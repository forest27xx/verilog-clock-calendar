==> flow/design.v <==
module stepmotor(clk,rst,StepDrive);
    input clk,rst;
	 output [3:0] StepDrive;
	 StepMotorPorts U0 (StepDrive,clk,1'b1,1'b1,rst);
endmodule
module StepMotorPorts (StepDrive, clk, Dir, StepEnable, rst);
     parameter[31:0] StepLockOut = 32'd50000000;              
     input clk; 
     input Dir; 
     input StepEnable; 
     input rst; 
     output reg [3:0] StepDrive;  
     reg[2:0] state; 
     reg[31:0] StepCounter = 32'b0; 
     reg InternalStepEnable; 
     always @(posedge clk or negedge rst)
     begin 
         if (!rst)    
         begin 
             StepDrive <= 4'b0;
             state  <= 3'b0;
             StepCounter <= 32'b0;
				 InternalStepEnable <= 1'b1 ;
         end
         else if (StepEnable == 1'b1) 
			begin
                StepCounter <= StepCounter + 31'b1 ;
             if (StepCounter >= StepLockOut)
				 begin
                 StepCounter <= 32'b0 ; 
                 InternalStepEnable <= 1'b1 ;
             end					  
                 if (InternalStepEnable == 1'b1)
                 begin
                     InternalStepEnable <= 1'b1 ; 
                     if (Dir == 1'b1) 
							begin
                         if(state < 3'b111)
                            state <= state + 3'b001 ; 
                         else
                            state <= 3'b000;
                         end
                     else if (Dir == 1'b0) 
							begin
                          if(state > 3'b000)
                             state <= state - 3'b001 ; 
                          else
                             state <= 3'b111;
                          end
                     case (state)
                         3'b000 :    StepDrive <= 4'b0001 ; 
                         3'b001 :    StepDrive <= 4'b0011 ; 
                         3'b010 :    StepDrive <= 4'b0010 ; 
                         3'b011 :    StepDrive <= 4'b0110 ; 
                         3'b100 :    StepDrive <= 4'b0100 ; 
                         3'b101 :    StepDrive <= 4'b1100 ; 
                         3'b110 :    StepDrive <= 4'b1000 ;
							    3'b111 :    StepDrive <= 4'b1001 ;	 
                     endcase 
                 end 
             end 
       end     
 endmodule
## From RTL to reports: stepmotor

What the tools print for stepmotor, step after step.
Line numbers count from 1 in the design file above.
A cell with -- has no value.

| set-up | value |
|---|---|
| top | stepmotor |
| clock port | clk |
| library | sky130hd |
| timing corner | tt_025C_1v80 |

## Word-level counts

Source: Yosys, flattened and elaborated, memories not mapped. Widths are those after wreduce; folded enables and synchronous resets count as part of the registers. Registers that Yosys merges into a memory's read port (data or address) are not register bits. Print and check cells do not count. Equal cells are merged and count once.
Memory sizes are those after Yosys's memory passes, which may raise the word count (mostly to a power of two), join words into wider ones and drop unused or constant bits.

| bit counts | value |
|---|---|
| bits in registers | 36 |
| bits in read-only memories | 32 |
| clocked read ports x word width | 4 |
| memory cells | 1 |
| input bits | 2 |
| output and inout bits | 4 |
| cells after elaboration | 13 |

Memories:

| name | words | width | rd ports | write ports | RTL line | text |
|---|---|---|---|---|---|---|
| (no name shown) | 8 | 4 | 1 | 0 | 50 | `case (state)` |

| operators by class | value |
|---|---|
| add/subtract/negate cells | 2 |
| magnitude comparators | 2 |
| muxes and demuxes | 4 |
| reduce/logical cells | 1 |

Operator list:

| cell | count |
|---|---|
| 32-bit by 1-bit adder with 32-bit output with constant B | 1 |
| 32-bit by 26-bit greater-or-equal comparator with 1-bit output with constant B | 1 |
| 32-bit two-way mux | 1 |
| 3-bit by 1-bit adder with 3-bit output with constant B | 1 |
| 3-bit < comparator with constant B | 1 |
| 3-bit two-way mux | 1 |
| 1-bit two-way mux | 2 |
| 1-bit logical NOT | 1 |

## Longest topological paths

Depth = most cells in a row (Yosys ltp): at word level without a register or memory, in the mapped netlist without a sequential cell, where the memories' decode and read muxes count.

| depth | value |
|---|---|
| depth after elaboration | 3 |
| ABC_AREA | 0 |
| depth in mapped cells | 6 |
| depth with buffers taken out | 5 |

## Mapped cells and area

The flow's flattened synthesis, as Yosys stat reports it; memories are mapped. The netlist is that of the ABC_AREA named above (0 if unset); the other value can give another one.
The area totals of this step are shown rounded.

Cell types:

| cell type | count | area in all (um^2) |
|---|---|---|
| sky130_fd_sc_hd__dfrtp_1 | 39 | 975.936 |
| sky130_fd_sc_hd__nor2_1 | 19 | 71.318 |
| sky130_fd_sc_hd__xor2_1 | 8 | 70.067 |
| sky130_fd_sc_hd__a21oi_1 | 12 | 60.058 |
| sky130_fd_sc_hd__o21ai_0 | 12 | 60.058 |
| sky130_fd_sc_hd__nand4_1 | 9 | 56.304 |
| sky130_fd_sc_hd__xnor2_1 | 6 | 52.55 |
| sky130_fd_sc_hd__ha_1 | 4 | 50.048 |
| sky130_fd_sc_hd__nand2_1 | 12 | 45.043 |
| sky130_fd_sc_hd__inv_1 | 10 | 37.536 |
| sky130_fd_sc_hd__or3_1 | 6 | 37.536 |
| sky130_fd_sc_hd__or3_2 | 4 | 30.029 |
| sky130_fd_sc_hd__dfstp_2 | 1 | 26.275 |
| sky130_fd_sc_hd__nand3_1 | 5 | 25.024 |
| sky130_fd_sc_hd__mux2_2 | 2 | 22.522 |
| sky130_fd_sc_hd__or4_1 | 3 | 22.522 |
| sky130_fd_sc_hd__nand4_4 | 1 | 21.27 |
| sky130_fd_sc_hd__nor4_1 | 3 | 18.768 |

Not listed: further types 20, cells in them 30.

| synthesis totals | value |
|---|---|
| cell count | 186 |
| chip area (Yosys) | 1903 um^2 |
| area of sequential cells | 1002 um^2 |
| flip-flop cells | 40 |
| buffers | 6 |

The figures by module come from a second, unflattened synthesis with its own total; it is not the netlist above.

| unflattened totals | value |
|---|---|
| cell total of the unflattened synthesis | 222 |
| area (unflattened synthesis) | 2132 um^2 |

Rows give one instance, submodules left out.

By module:

| module | times used | cells | area (um^2) | seq. area (um^2) |
|---|---|---|---|---|
| StepMotorPorts | 1 | 221 | 2128 | 1002 |
| stepmotor | 1 | 1 | 3.8 | 0.0 |

## Timing after synthesis

Source: OpenSTA report_checks on the synthesized netlist (no wires, ideal clock, input and output delay 20% of the period each), path of least setup slack; recovery checks are left aside. Register names are those of the netlist, which keeps one name where synthesis merged equal registers.

| timing path after synthesis | value |
|---|---|
| path kind | register to register |
| from | register U0.StepCounter[5] |
| to | register U0.StepCounter[23] |
| clock period | 3430 ps |
| setup time | 73 ps |
| time at the first pin | 0 ps |
| arrival time | 1822 ps |
| required time | 3357 ps |
| path slack | 1535 ps |
| path delay | 1895 ps |
| stages | 6 |
| path buffers | 1 |
| synthesis period reached | 1895 ps |

"path delay" = arrival - input delay + setup time.
"stages": output pins that drive a net of the path, with the launching flip-flop's if there is one; two outputs of one cell count as two.
"synthesis period reached" is the clock period less the worst setup slack; recovery checks do not enter. This is arithmetic on one report: input and output delays are still those of the set period (20% each).
Between the ends stands the longest chain of elaborated cells between them, by number of cells; it is not shown to be the way that was timed. Of several equally long chains one is given.
Each line given opens the expression or statement behind the cell; cells for indexed reads and writes are added by Yosys, which also makes memories of some case tables.
At most two assigning lines are given for a register; there are more.

| on the way, after synthesis | value |
|---|---|
| cell sequence | sky130_fd_sc_hd__dfrtp_1 -> sky130_fd_sc_hd__nand4_4 -> sky130_fd_sc_hd__or4_1 -> sky130_fd_sc_hd__buf_2 -> sky130_fd_sc_hd__or4_4 -> sky130_fd_sc_hd__a21oi_2 |
| length of the longest elaborated chain | 2 |
| elaborated cells between the ends (all ways) | 3 |
| RTL lines with such cells | 2 |
| classes of those cells | 1 x add/sub; 1 x compare; 1 x mux |

RTL lines, path after synthesis:

| element | RTL line | text |
|---|---|---|
| from (decl) | 14 | `reg[31:0] StepCounter = 32'b0;` |
| from (assign) | 22 | `StepCounter <= 32'b0;` |
| from (assign) | 27 | `StepCounter <= StepCounter + 31'b1 ;` |
| 32-bit by 1-bit adder with 32-bit output | 27 |  |
| 32-bit two-way mux | 28 | `if (StepCounter >= StepLockOut)` |
| to (assign) | 27 |  |
| to (assign) | 30 | `StepCounter <= 32'b0 ;` |
| to (decl) | 14 |  |

## Implementation results

Record of 2 stored runs of the RTL-to-layout flow on stepmotor, platform sky130hd. The runs are unordered. Constraints: input delay and output delay 20% of the set period each, output load 0.01 pF.

#### Stored run 1

| setting | value |
|---|---|
| period_ns | `2.15` |
| CORE_UTILIZATION | `68` |
| SETUP_SLACK_MARGIN | `-0.0` |
| CORE_MARGIN | `6` |
| CELL_PAD_IN_SITES_GLOBAL_PLACEMENT | `1` |
| CELL_PAD_IN_SITES_DETAIL_PLACEMENT | `0` |
| TNS_END_PERCENT | `25` |
| GPL_TIMING_DRIVEN | `1` |
| CTS_CLUSTER_SIZE | `16` |
| CTS_CLUSTER_DIAMETER | `313` |
| MAX_ROUTING_LAYER | `met4` |
| CAP_MARGIN | `20` |
| SLEW_MARGIN | `20` |

No final report: placement broke off with GPL-0301.

#### Stored run 2

| setting | value |
|---|---|
| period_ns | `2.98` |
| CORE_UTILIZATION | `68` |
| PLACE_DENSITY | `0.5` |
| HOLD_SLACK_MARGIN | `0.1` |
| CORE_MARGIN | `6` |
| CELL_PAD_IN_SITES_GLOBAL_PLACEMENT | `3` |
| CELL_PAD_IN_SITES_DETAIL_PLACEMENT | `1` |
| ABC_AREA | `0` |
| MIN_ROUTING_LAYER | `met1` |
| MAX_ROUTING_LAYER | `met5` |
| CAP_MARGIN | `20` |
| SLEW_MARGIN | `20` |

No final report: placement broke off with GPL-0301.
