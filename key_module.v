==> flow/design.v <==
module key_module
#(
	parameter WIPE_TIME = 1000_000
)
(
	input  clk                ,               
	input  rst_n              ,             
	input  mode_key           ,         
	input  move_key           ,         
	input  add_key            ,           
	input  switch_key         ,        
	output filter_mode_key    ,  
	output filter_move_key    ,  
	output filter_add_key     ,   
	output filter_switch_key 
);
wipe_key_shake 
#(
	.WIPE_TIME  (WIPE_TIME       )   
)
key_low_1
(								 		 
	.clk        (clk             ),		
	.rst_n      (rst_n           ),  	
	.key_in     (mode_key        ),
	.key_out    (filter_mode_key )   
);
wipe_key_shake 
#(
	.WIPE_TIME  (WIPE_TIME       )   
)
key_low_2
(								 		 
	.clk        (clk             ),		
	.rst_n      (rst_n           ),  	
	.key_in     (move_key        ),
	.key_out    (filter_move_key )   
);
wipe_key_shake 
#(
	.WIPE_TIME  (WIPE_TIME       )   
)
key_low_3
(								 		 
	.clk        (clk             ),		
	.rst_n      (rst_n           ),  	
	.key_in     (add_key         ),
	.key_out    (filter_add_key  )   
);
wipe_key_shake 
#(
	.WIPE_TIME  (WIPE_TIME        )   
)
key_low_4
(								 		 
	.clk        (clk              ),		
	.rst_n      (rst_n            ),  	
	.key_in     (switch_key       ),
	.key_out    (filter_switch_key)   
);
endmodule
module KeyValue(
	CLK,
	nRST,
	KEY_ROW,
	KEY_COL,
	KEY_Value,
	Value_en
);
	input CLK;
	input nRST;
	input [3:0]KEY_COL;				 
	output reg Value_en;
	output reg [3:0]KEY_ROW;		 
	output reg [3:0]KEY_Value;		 
	wire [3:0]key_flag;				 
	wire [3:0]key_state;
	reg [4:0]state;
	reg row_flag;						 
	reg [1:0]rowIndex;				 
	reg [1:0]colIndex;				 
	localparam
		NO_KEY		=	5'b00001,
		ROW_ONE		=	5'b00010,
		ROW_TWO		=	5'b00100,
		ROW_THREE	=	5'b01000,
		ROW_FOUR	=	5'b10000;
	KeyPress u0(
		.CLK(CLK),
		.nRST(nRST),
		.KEY_IN(KEY_COL[0]),
		.KEY_FLAG(key_flag[0]),
		.KEY_STATE(key_state[0])
	);
	KeyPress u1(
		.CLK(CLK),
		.nRST(nRST),
		.KEY_IN(KEY_COL[1]),
		.KEY_FLAG(key_flag[1]),
		.KEY_STATE(key_state[1])
	);
	KeyPress u2(
		.CLK(CLK),
		.nRST(nRST),
		.KEY_IN(KEY_COL[2]),
		.KEY_FLAG(key_flag[2]),
		.KEY_STATE(key_state[2])
	);
	KeyPress u3(
		.CLK(CLK),
		.nRST(nRST),
		.KEY_IN(KEY_COL[3]),
		.KEY_FLAG(key_flag[3]),
		.KEY_STATE(key_state[3])
	);
	always @(posedge CLK or negedge nRST)
		if(!nRST)
			begin
				state <= NO_KEY;
				row_flag <= 1'b0;
				KEY_ROW <= 4'b0000;
			end
		else
			case(state)
				NO_KEY: begin
					row_flag <= 1'b0;
					KEY_ROW <= 4'b0000;	
					if(key_flag != 4'b0000) begin
						state <= ROW_ONE;
						KEY_ROW <= 4'b1110;
					end
					else
						state <= NO_KEY;
				end
				ROW_ONE: begin
					if(KEY_COL != 4'b1111) begin
						state <= NO_KEY;
						rowIndex <= 4'd0;
						row_flag <= 1'b1;
					end
					else begin
						state <= ROW_TWO;
						KEY_ROW <= 4'b1101;
					end						
				end
				ROW_TWO: begin
					if(KEY_COL != 4'b1111) begin
						state <= NO_KEY;
						rowIndex <= 4'd1;
						row_flag <= 1'b1;
					end
					else begin
						state <= ROW_THREE;
						KEY_ROW <= 4'b1011;
					end						
				end
				ROW_THREE: begin
					if(KEY_COL != 4'b1111) begin
						state <= NO_KEY;
						rowIndex <= 4'd2;
						row_flag <= 1'b1;
					end
					else begin
						state <= ROW_FOUR;
						KEY_ROW <= 4'b0111;
					end						
				end
				ROW_FOUR: begin
					if(KEY_COL != 4'b1111) begin
						rowIndex <= 4'd3;
						row_flag <= 1'b1;
					end
					state <= NO_KEY;
				end
			endcase
	always @(posedge CLK or negedge nRST)
		if(!nRST)
			colIndex <= 2'd0;
		else if(key_state != 4'b1111)
			case(key_state)
				4'b1110: colIndex <= 2'd0;
				4'b1101: colIndex <= 2'd1;
				4'b1011: colIndex <= 2'd2;
				4'b0111: colIndex <= 2'd3;
			endcase
	always @(posedge CLK or negedge nRST)
		if(!nRST)
			Value_en <= 1'b0;
		else if(row_flag)
			begin
				Value_en <= 1'b1;
				KEY_Value <= 4*rowIndex + colIndex;
			end
		else
			Value_en <= 1'b0;
endmodule
module wipe_key_shake
#(
	parameter WIPE_TIME = 1000_000
)
(										 
	input				clk     ,		
	input				rst_n   ,  	
	input				key_in  ,
	output	reg	key_out    
);
reg key_in_q1;
reg key_in_q2;    
reg key_in_q3;    
reg key_state;
reg [23:0] wipe_cnt;
wire       add_wipe_cnt;
wire       end_wipe_cnt; 
always  @(posedge clk)begin
	key_in_q1 <= key_in;
	key_in_q2 <= key_in_q1;
	key_in_q3 <= key_in_q2;
end
always  @(posedge clk or negedge rst_n)begin
    if(rst_n==1'b0)begin
		key_state <= 0;
    end
    else if(key_in_q2 != key_in_q3)begin
		key_state <= 1;
    end
	 else if(wipe_cnt == WIPE_TIME - 1)begin
		key_state <= 0;
	 end
end
always @(posedge clk or negedge rst_n)begin
    if(!rst_n)begin
        wipe_cnt <= 0;
    end
    else if(add_wipe_cnt)begin
        if(end_wipe_cnt)
            wipe_cnt <= 0;
        else
            wipe_cnt <= wipe_cnt + 1;
    end
end
assign add_wipe_cnt = key_state;       
assign end_wipe_cnt = add_wipe_cnt && ( (wipe_cnt == WIPE_TIME - 1) || (key_in_q2 != key_in_q3) );   
always  @(posedge clk or negedge rst_n)begin
    if(rst_n==1'b0)begin
		key_out <= 0;
    end
    else if(wipe_cnt == WIPE_TIME - 1)begin
		key_out <= key_in_q2;
    end
end
endmodule
Step by step through the tools: key_module:

What the tools print for key_module, step after step.
Lines are those of the file above, counted from 1.
Cell names lack the library's common part.
Not given: -

* top: key_module
* clock: clk
* cell library: sky130hd
* timing corner: tt_025C_1v80

After elaboration:

Yosys after proc, flatten, opt, wreduce and memory -nomap, before mapping. Memory bits, and registers merged into a memory's read port (data or address), are not among the register bits. Print and check cells are not counted. Equal cells are merged and count once.

* register bits: 116
* output and inout bits: 4

* add/subtract/negate cells: 4
* equal/unequal tests: 8
* mux-type cells: 12
* reduce/logical cells: 12

Operators by type and width (count)
* 24-bit by 1-bit adder with 24-bit output with constant B: 4
* 24-bit by 20-bit equality test with 1-bit output with constant B: 4
* 24-bit 2-to-1 mux: 4
* 2-bit nonzero test: 4
* 1-bit 2-to-1 mux: 8
* 1-bit != test: 4
* 1-bit logical AND: 4
* 1-bit logical OR: 4

Logic depth:

Depth = most cells in a row (Yosys ltp): at word level without a register or memory, in the mapped netlist without a sequential cell, where the memories' decode and read muxes count.

* depth in word-level cells: 4
* ABC_AREA: 0
* mapped depth: 8
* gate-level depth less buffers: 6

After synthesis:

The flow's flattened synthesis, as Yosys stat reports it; memories are mapped. The netlist is that of the ABC_AREA named above (0 if unset); the other value can give another one.
Totals and module areas in this step are rounded.

Cell types
* dfrtp_1: count 104, total area 2.6E+03 um2
* nor2_1: count 76, total area 285.274 um2
* dfxtp_1: count 12, total area 240.23 um2
* xor2_1: count 27, total area 236.477 um2
* xnor2_1: count 26, total area 227.718 um2
* nand3_1: count 43, total area 215.206 um2
* nand2_1: count 55, total area 206.448 um2
* o21ai_0: count 32, total area 160.154 um2
* and3_1: count 24, total area 150.144 um2
* nand4_1: count 19, total area 118.864 um2
* and4_1: count 12, total area 105.101 um2
* a31oi_1: count 16, total area 100.096 um2
* nor3_1: count 19, total area 95.091 um2
* nor4_1: count 13, total area 81.328 um2
* a21o_1: count 9, total area 67.565 um2
* mux2_2: count 6, total area 67.565 um2
* o2bb2ai_1: count 7, total area 61.309 um2
* nor4b_1: count 6, total area 52.55 um2

Other cell types: 37; their cells: 104.

* cell count: 610
* chip area (Yosys): 5800 um2
* flip-flops: 116
* buffer cells: 15

The figures by module come from a second, unflattened synthesis with its own total; it is not the netlist above.

* cells (unflattened synthesis): 612
* area total of the unflattened synthesis: 6100 um2

Rows give one instance, submodules left out.

By module
* wipe_key_shake (WIPE_TIME=1000000): times used 4, cells 153, area 1530 um2, seq. area 711 um2
* key_module: times used 1, cells 0, area 0.0 um2, seq. area 0.0 um2

Path before layout:

Path of least setup slack by OpenSTA after synthesis, without wires, with an ideal clock, recovery checks aside; 20% of the period is set as input and as output delay. Where synthesis merged equal registers, the netlist keeps one of their names.

* path type: register to register
* from: register key_low_2.wipe_cnt[7]
* to: register key_low_2.key_out
* period: 2430 ps
* arrival time: 1922 ps
* path slack: 383 ps
* delay of the path: 2047 ps
* stages: 5
* buffers on the path: 0
* synthesis period reached: 2047 ps

"delay of the path" is the arrival time less input delay plus setup time.
"stages": output pins that drive a net of the path, with the launching flip-flop's if there is one; two outputs of one cell count as two.
"synthesis period reached" is the clock period less the worst setup slack; recovery checks do not enter. This is arithmetic on one report: input and output delays are still those of the set period (20% each).
The rows between start and end are the longest chain of elaborated cells between them; the timing report does not say that the signal goes this way. Where chains are equally long, one stands for them.
A line is the first line of the expression or statement that the cell stems from. Yosys adds cells for indexed reads and writes and turns some case tables into memories.
A register here has more assigning lines than the two given.

* path through: dfrtp_1 or4b_1 or3b_1 or3_4 mux2_4
* length of the longest elaborated chain: 1

RTL lines, path after synthesis
* start, declared: line 211 `reg [23:0] wipe_cnt;`
* start, assigned: line 232 `wipe_cnt <= 0;`
* start, assigned: line 238 `wipe_cnt <= wipe_cnt + 1;`
* 24-bit by 20-bit equality test with 1-bit output: line 247 `else if(wipe_cnt == WIPE_TIME - 1)begin`
* end, assigned: line 245 `key_out <= 0;`
* end, assigned: line 248 `key_out <= key_in_q2;`
* end, declared: line 205 `output reg key_out`

Worst path after layout:

Path of least setup slack in the final report of record 1 (OpenROAD, finished layout, wires in). Where an end is a register, its clock arrival counts in the times.
The path's times are printed in steps of 10 ps; the period is the one set.

* path type: register to register
* from: register key_low_2.wipe_cnt[10]
* to: register key_low_2.key_out
* period: 2070 ps
* arrival time: 2400 ps
* path slack: -20 ps
* stages: 5
* buffers on the path: 0

The rows between start and end are the longest chain of elaborated cells between them; the timing report does not say that the signal goes this way. Where chains are equally long, one stands for them.
A register here has more assigning lines than the two given.

* path through: dfrtp_1 or4b_4 or3b_4 or3_4 mux2_4
* length of the longest elaborated chain: 1

RTL lines, path after layout
* start, declared: line 211 `reg [23:0] wipe_cnt;`
* start, assigned: line 232 `wipe_cnt <= 0;`
* start, assigned: line 238 `wipe_cnt <= wipe_cnt + 1;`
* 24-bit by 20-bit equality test with 1-bit output: line 247 `else if(wipe_cnt == WIPE_TIME - 1)begin`
* end, assigned: line 245 `key_out <= 0;`
* end, assigned: line 248 `key_out <= key_in_q2;`
* end, declared: line 205 `output reg key_out`

==> results <==
Design key_module on sky130hd. What follows are 2 stored runs of the flow, each under its own settings; their order means nothing. The constraints put input and output delay at 20% of the set period each and load the outputs with 0.01 pF.
"clock period reached": clock period set for the run, less the worst setup slack. It is reckoned from that one timing run; input and output delays stay at 20% of the period that was set.
"time used up by the worst setup path": the worst setup path's part of the clock period (all of it between registers, 20% less for each end at a port) less its slack. A launch clock that arrives late makes it longer, a capture clock that arrives late makes it shorter.
"time used up by the worst setup path" is given in steps of 10 ps.
The measured numbers are rounded.

### Record 1

==> flow/run.sh <==
#!/bin/bash
# the make line also repeats the synthesis and layout settings of config.mk as NAME=value (left out here)
make -C /OpenROAD-flow-scripts/flow DESIGN_CONFIG=/design/flow/config.mk WORK_HOME=/design/flow/orfs CLKGATE_MAP_FILE= finish
==> flow/config.mk <==
export PLATFORM = sky130hd
export DESIGN_NAME = key_module
export DESIGN_NICKNAME = key_module
export VERILOG_FILES = /design/flow/design.v
export SDC_FILE = /design/flow/constraint.sdc
export NUM_CORES = 4
export LEC_CHECK = 0
export CAP_MARGIN = 20
export CORE_MARGIN = 2
export CORE_UTILIZATION = 44
export SLEW_MARGIN = 20
==> flow/constraint.sdc <==
create_clock -name core_clock -period 2.07 [get_ports {clk}]
set_input_delay 0.4140 -clock core_clock [delete_from_list [all_inputs] [get_ports {clk}]]
set_output_delay 0.4140 -clock core_clock [all_outputs]
set_load 0.01 [all_outputs]

Results of record 1:
- Worst slack on setup checks: -21 ps
- Chip area in the Yosys report: 5800 um2
- Setup total negative slack: -21 ps
- Post-route utilization: 0.562
- Clock period reached: 2091 ps
- Time used up by the worst setup path: 2090 ps
- Critical path kind: register to register
- Die size: 14100 um2

### Record 2

==> flow/run.sh <==
#!/bin/bash
# the make line also repeats the synthesis and layout settings of config.mk as NAME=value (left out here)
make -C /OpenROAD-flow-scripts/flow DESIGN_CONFIG=/design/flow/config.mk WORK_HOME=/design/flow/orfs CLKGATE_MAP_FILE= finish
==> flow/config.mk <==
export PLATFORM = sky130hd
export DESIGN_NAME = key_module
export DESIGN_NICKNAME = key_module
export VERILOG_FILES = /design/flow/design.v
export SDC_FILE = /design/flow/constraint.sdc
export NUM_CORES = 4
export LEC_CHECK = 0
export CAP_MARGIN = 20
export CORE_MARGIN = 10
export CORE_UTILIZATION = 21
export CTS_CLUSTER_SIZE = 73
export GPL_TIMING_DRIVEN = 1
export MIN_ROUTING_LAYER = met1
export PLACE_DENSITY_LB_ADDON = 0.11
export SLEW_MARGIN = 0
export TNS_END_PERCENT = 55
==> flow/constraint.sdc <==
create_clock -name core_clock -period 1.48 [get_ports {clk}]
set_input_delay 0.2960 -clock core_clock [delete_from_list [all_inputs] [get_ports {clk}]]
set_output_delay 0.2960 -clock core_clock [all_outputs]
set_load 0.01 [all_outputs]

Results of record 2:
- Worst slack on setup checks: -627 ps
- Chip area in the Yosys report: 5800 um2
- Setup total negative slack: -28500 ps
- Post-route utilization: 0.328
- Clock period reached: 2107 ps
- Time used up by the worst setup path: 2110 ps
- Critical path kind: register to register
- Die size: 34600 um2
